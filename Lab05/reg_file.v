==> flow/design.v <==
module reg_file(IN,OUT1,OUT2,INADDRESS,OUT1ADDRESS,OUT2ADDRESS, WRITE, CLK, RESET);
    input [7:0] IN;
    input [2:0] OUT1ADDRESS, OUT2ADDRESS, INADDRESS;
    output [7:0] OUT1, OUT2;
    input WRITE, CLK, RESET;
    reg [7:0] registers[7:0];
    reg [7:0] out1_reg;
    reg [7:0] out2_reg;
    assign OUT1 = out1_reg;         
    assign OUT2 = out2_reg;
    always @(posedge CLK)
    begin
        if (RESET)  
        begin
            registers[0] <= #1 8'b0;
            registers[1] <= #1 8'b0;
            registers[2] <= #1 8'b0;
            registers[3] <= #1 8'b0;
            registers[4] <= #1 8'b0;
            registers[5] <= #1 8'b0;
            registers[6] <= #1 8'b0;
            registers[7] <= #1 8'b0;
        end
        else if (WRITE)  
        begin
            registers[INADDRESS] <= #1 IN;  
        end
        else   
        begin    
            out1_reg <= #2 registers[OUT1ADDRESS];       
            out2_reg <= #2 registers[OUT2ADDRESS];
        end
    end
endmodule
* Tool chain data of reg_file
The steps from the RTL of reg_file to its reports follow in flow order.
Lines are those of the file above, counted from 1.
Operators: Yosys type, input widths -> output width; for muxes data width and select width s.
Not given: n/a
- Design top :: reg_file
- Clock port :: CLK
- Library :: sky130hd
- Library corner :: tt_025C_1v80

* Word level
Counts by Yosys on the flattened word-level netlist (proc, flatten, opt, wreduce; memories kept). Register bits leave out memories and registers merged into their read ports (data or address); mux counts leave out enables and synchronous resets folded into registers. Print and check cells are left out. Cells with the same type and inputs are merged into one.
Yosys's memory passes give these memory sizes; they may raise the number of words (mostly to a power of two), join words into wider ones and drop unused or constant bits.
- Register bits after elaboration :: 0
- Bits in writable memories :: 64
- Memory cells :: 1
- Input port bits :: 20
- Elaborated cells :: 11
- Mux-type cells :: 7
- Bitwise logic cells :: 2
- Reductions and logical operators :: 1
** Memory list
- registers :: depth 8, width 8, RTL line 6 : reg [7:0] registers[7:0];
** Operators by type and width (number)
- $mux 8 :: 2
- $mux 3 :: 2
- $mux 1 :: 3
- $not 1->1 :: 2
- $reduce_and 2->1 :: 1

* Longest topological paths
Longest topological path by Yosys (ltp), each cell counted once; first at word level (registers and memories cut), then after technology mapping (sequential cells cut; the memories' decode and read muxes count).
- Depth in word-level cells :: 2
- ABC_AREA :: 0
- Mapped depth :: 4

* Netlist
Yosys stat after the flow's synthesis: flattened, memories mapped to cells. It holds for the ABC_AREA given above (unset counts as 0); a run with the other value may have another netlist.
- Cell count :: 240
- Cell area after synthesis :: 4015.1 um2
- Flip-flops :: 80
- Buffers :: 25
** Cell types
- sky130_fd_sc_hd__edfxtp_1 :: number 80, total area 2.4E+03 um2
- sky130_fd_sc_hd__mux4_1 :: number 29, total area 761.981 um2
- sky130_fd_sc_hd__nor3_1 :: number 64, total area 320.307 um2
- sky130_fd_sc_hd__mux2_2 :: number 16, total area 180.173 um2
- sky130_fd_sc_hd__mux4_2 :: number 3, total area 67.565 um2
- sky130_fd_sc_hd__o21bai_1 :: number 8, total area 60.058 um2
- sky130_fd_sc_hd__clkbuf_1 :: number 11, total area 41.29 um2
- sky130_fd_sc_hd__buf_12 :: number 2, total area 40.038 um2
- sky130_fd_sc_hd__buf_2 :: number 7, total area 35.034 um2
- sky130_fd_sc_hd__clkinv_1 :: number 8, total area 30.029 um2
- sky130_fd_sc_hd__buf_6 :: number 2, total area 22.522 um2
- sky130_fd_sc_hd__nand2b_1 :: number 2, total area 12.512 um2
- sky130_fd_sc_hd__buf_1 :: number 3, total area 11.261 um2
- sky130_fd_sc_hd__or3b_2 :: number 1, total area 8.758 um2
- sky130_fd_sc_hd__nand3b_1 :: number 1, total area 7.507 um2
- sky130_fd_sc_hd__or2_2 :: number 1, total area 6.256 um2
- sky130_fd_sc_hd__nand2_1 :: number 1, total area 3.754 um2
- sky130_fd_sc_hd__nor2_1 :: number 1, total area 3.754 um2

* Worst setup path after synthesis
Source: OpenSTA report_checks on the synthesized netlist (no wires, ideal clock, input and output delay 20% of the period each), path of least setup slack; recovery checks are left aside. Register names are those of the netlist, which keeps one name where synthesis merged equal registers.
- Path kind :: in2reg
- Start :: input INADDRESS[0]
- End :: memory registers[0][0]
- Clock period :: 2480 ps
- External input delay :: 496 ps
- Setup time :: 375 ps
- Time at the first pin :: 496 ps
- Arrival :: 1723 ps
- Slack :: 382 ps
- Delay of the path :: 1602 ps
- Stages on the path :: 4
- Buffers on the path :: 2
- Synthesis period reached :: 2098 ps
"delay of the path" is the arrival time less input delay plus setup time.
"stages on the path" counts driving pins, that of a launching flip-flop among them; a cell with two outputs on the path counts twice.
"synthesis period reached" is the clock period less the worst setup slack; recovery checks do not enter. This is arithmetic on one report: input and output delays are still those of the set period (20% each).
The rows between start and end are the longest chain of elaborated cells between them; the timing report does not say that the signal goes this way. Where chains are equally long, one stands for them.
A line is the first line of the expression or statement that the cell stems from. Yosys adds cells for indexed reads and writes and turns some case tables into memories.
- Cells stage by stage :: sky130_fd_sc_hd__or3b_2 > sky130_fd_sc_hd__buf_2 > sky130_fd_sc_hd__buf_2 > sky130_fd_sc_hd__o21bai_1
- Cells in the longest elaborated chain :: 2
** RTL lines, path after synthesis
- start: declaration :: RTL line 3 : input [2:0] OUT1ADDRESS, OUT2ADDRESS, INADDRESS;
- $mux 3 :: RTL line 24 : else if (WRITE)
- $mux 3 :: RTL line 13 : if (RESET)
- end: declaration :: RTL line 6 : reg [7:0] registers[7:0];

* Worst path after layout
Path of least setup slack in the final report of flow run 2 (OpenROAD, finished layout, wires in). Where an end is a register, its clock arrival counts in the times.
The report prints the path's times to 10 ps; the period is as set.
- Path kind :: in2reg
- Start :: input OUT1ADDRESS[0]
- End :: register out1_reg[4]
- Clock period :: 2700 ps
- External input delay :: 540 ps
- Setup time :: 250 ps
- Time at the first pin :: 540 ps
- Arrival :: 2240 ps
- Slack :: 550 ps
- Stages on the path :: 4
- Buffers on the path :: 2
- Cells stage by stage :: sky130_fd_sc_hd__clkdlybuf4s50_1 > sky130_fd_sc_hd__buf_4 > sky130_fd_sc_hd__mux4_1 > sky130_fd_sc_hd__mux2_2
** RTL lines, path post-layout
- start: declaration :: RTL line 3 : input [2:0] OUT1ADDRESS, OUT2ADDRESS, INADDRESS;
- end: declaration :: RTL line 7 : reg [7:0] out1_reg;
No chain of elaborated cells between the ends is given.

Ticket comment

Measured data: module reg_file, platform sky130hd, 2 stored runs of the flow under differing settings, order arbitrary. Input and output delays are each 20% of the period that was set; the output load is 0.01 pF.
"clock period achieved" = clock period - worst setup slack. The figure is calculated, with input and output delays left at 20% of the set period.
"worst path time" means the part of the period allowed to the worst setup path (the constraints hold back 20% at inputs and 20% at outputs) less its slack; where the path has registers, the arrival times of their clocks count too.
"total power after layout" is the tool's figure for a default switching activity; nothing was simulated.
"worst path time" is known to 10 ps.

* Flow run 1
** Files
==> flow/run.sh <==
#!/bin/bash
# the make line also repeats the synthesis and layout settings of config.mk as NAME=value (left out here)
make -C /OpenROAD-flow-scripts/flow DESIGN_CONFIG=/design/flow/config.mk WORK_HOME=/design/flow/orfs CLKGATE_MAP_FILE= finish
==> flow/config.mk <==
export PLATFORM = sky130hd
export DESIGN_NAME = reg_file
export DESIGN_NICKNAME = reg_file
export VERILOG_FILES = /design/flow/design.v
export SDC_FILE = /design/flow/constraint.sdc
export NUM_CORES = 4
export LEC_CHECK = 0
export CAP_MARGIN = 20
export CELL_PAD_IN_SITES_GLOBAL_PLACEMENT = 3
export CORE_MARGIN = 2
export CORE_UTILIZATION = 63
export CTS_CLUSTER_DIAMETER = 120
export GPL_TIMING_DRIVEN = 0
export MIN_ROUTING_LAYER = met2
export PLACE_DENSITY = 0.63
export SETUP_SLACK_MARGIN = 1.14
export SLEW_MARGIN = 40
==> flow/constraint.sdc <==
create_clock -name core_clock -period 3.88 [get_ports {CLK}]
set_input_delay 0.7760 -clock core_clock [delete_from_list [all_inputs] [get_ports {CLK}]]
set_output_delay 0.7760 -clock core_clock [all_outputs]
set_load 0.01 [all_outputs]
** Results
Incomplete, placement halted on GPL-0301.

* Flow run 2
** Files
==> flow/run.sh <==
#!/bin/bash
# the make line also repeats the synthesis and layout settings of config.mk as NAME=value (left out here)
make -C /OpenROAD-flow-scripts/flow DESIGN_CONFIG=/design/flow/config.mk WORK_HOME=/design/flow/orfs CLKGATE_MAP_FILE= finish
==> flow/config.mk <==
export PLATFORM = sky130hd
export DESIGN_NAME = reg_file
export DESIGN_NICKNAME = reg_file
export VERILOG_FILES = /design/flow/design.v
export SDC_FILE = /design/flow/constraint.sdc
export NUM_CORES = 4
export LEC_CHECK = 0
export CAP_MARGIN = 20
export CELL_PAD_IN_SITES_GLOBAL_PLACEMENT = 2
export CORE_MARGIN = 2
export CORE_UTILIZATION = 18
export HOLD_SLACK_MARGIN = -0.09
export MAX_ROUTING_LAYER = met4
export MIN_ROUTING_LAYER = met2
export PLACE_DENSITY_LB_ADDON = 0.07
export SLEW_MARGIN = 20
export TNS_END_PERCENT = 65
==> flow/constraint.sdc <==
create_clock -name core_clock -period 2.7 [get_ports {CLK}]
set_input_delay 0.5400 -clock core_clock [delete_from_list [all_inputs] [get_ports {CLK}]]
set_output_delay 0.5400 -clock core_clock [all_outputs]
set_load 0.01 [all_outputs]
** Results
- Synthesis area :: 4,015.1 um2
- Total power after layout :: 2,958 uW
- Worst hold slack in the final report :: 778 ps
- Worst path time :: 1,610 ps
- Type of the worst setup path :: in2reg
- Worst setup slack after layout :: 553 ps
- Total negative slack on setup checks :: 0 ps
- Clock period achieved :: 2,147 ps
- Standard-cell area after layout :: 4,998.5 um2
- Utilization of the finished layout :: 22.8 %
- Die area :: 23,516.2 um2
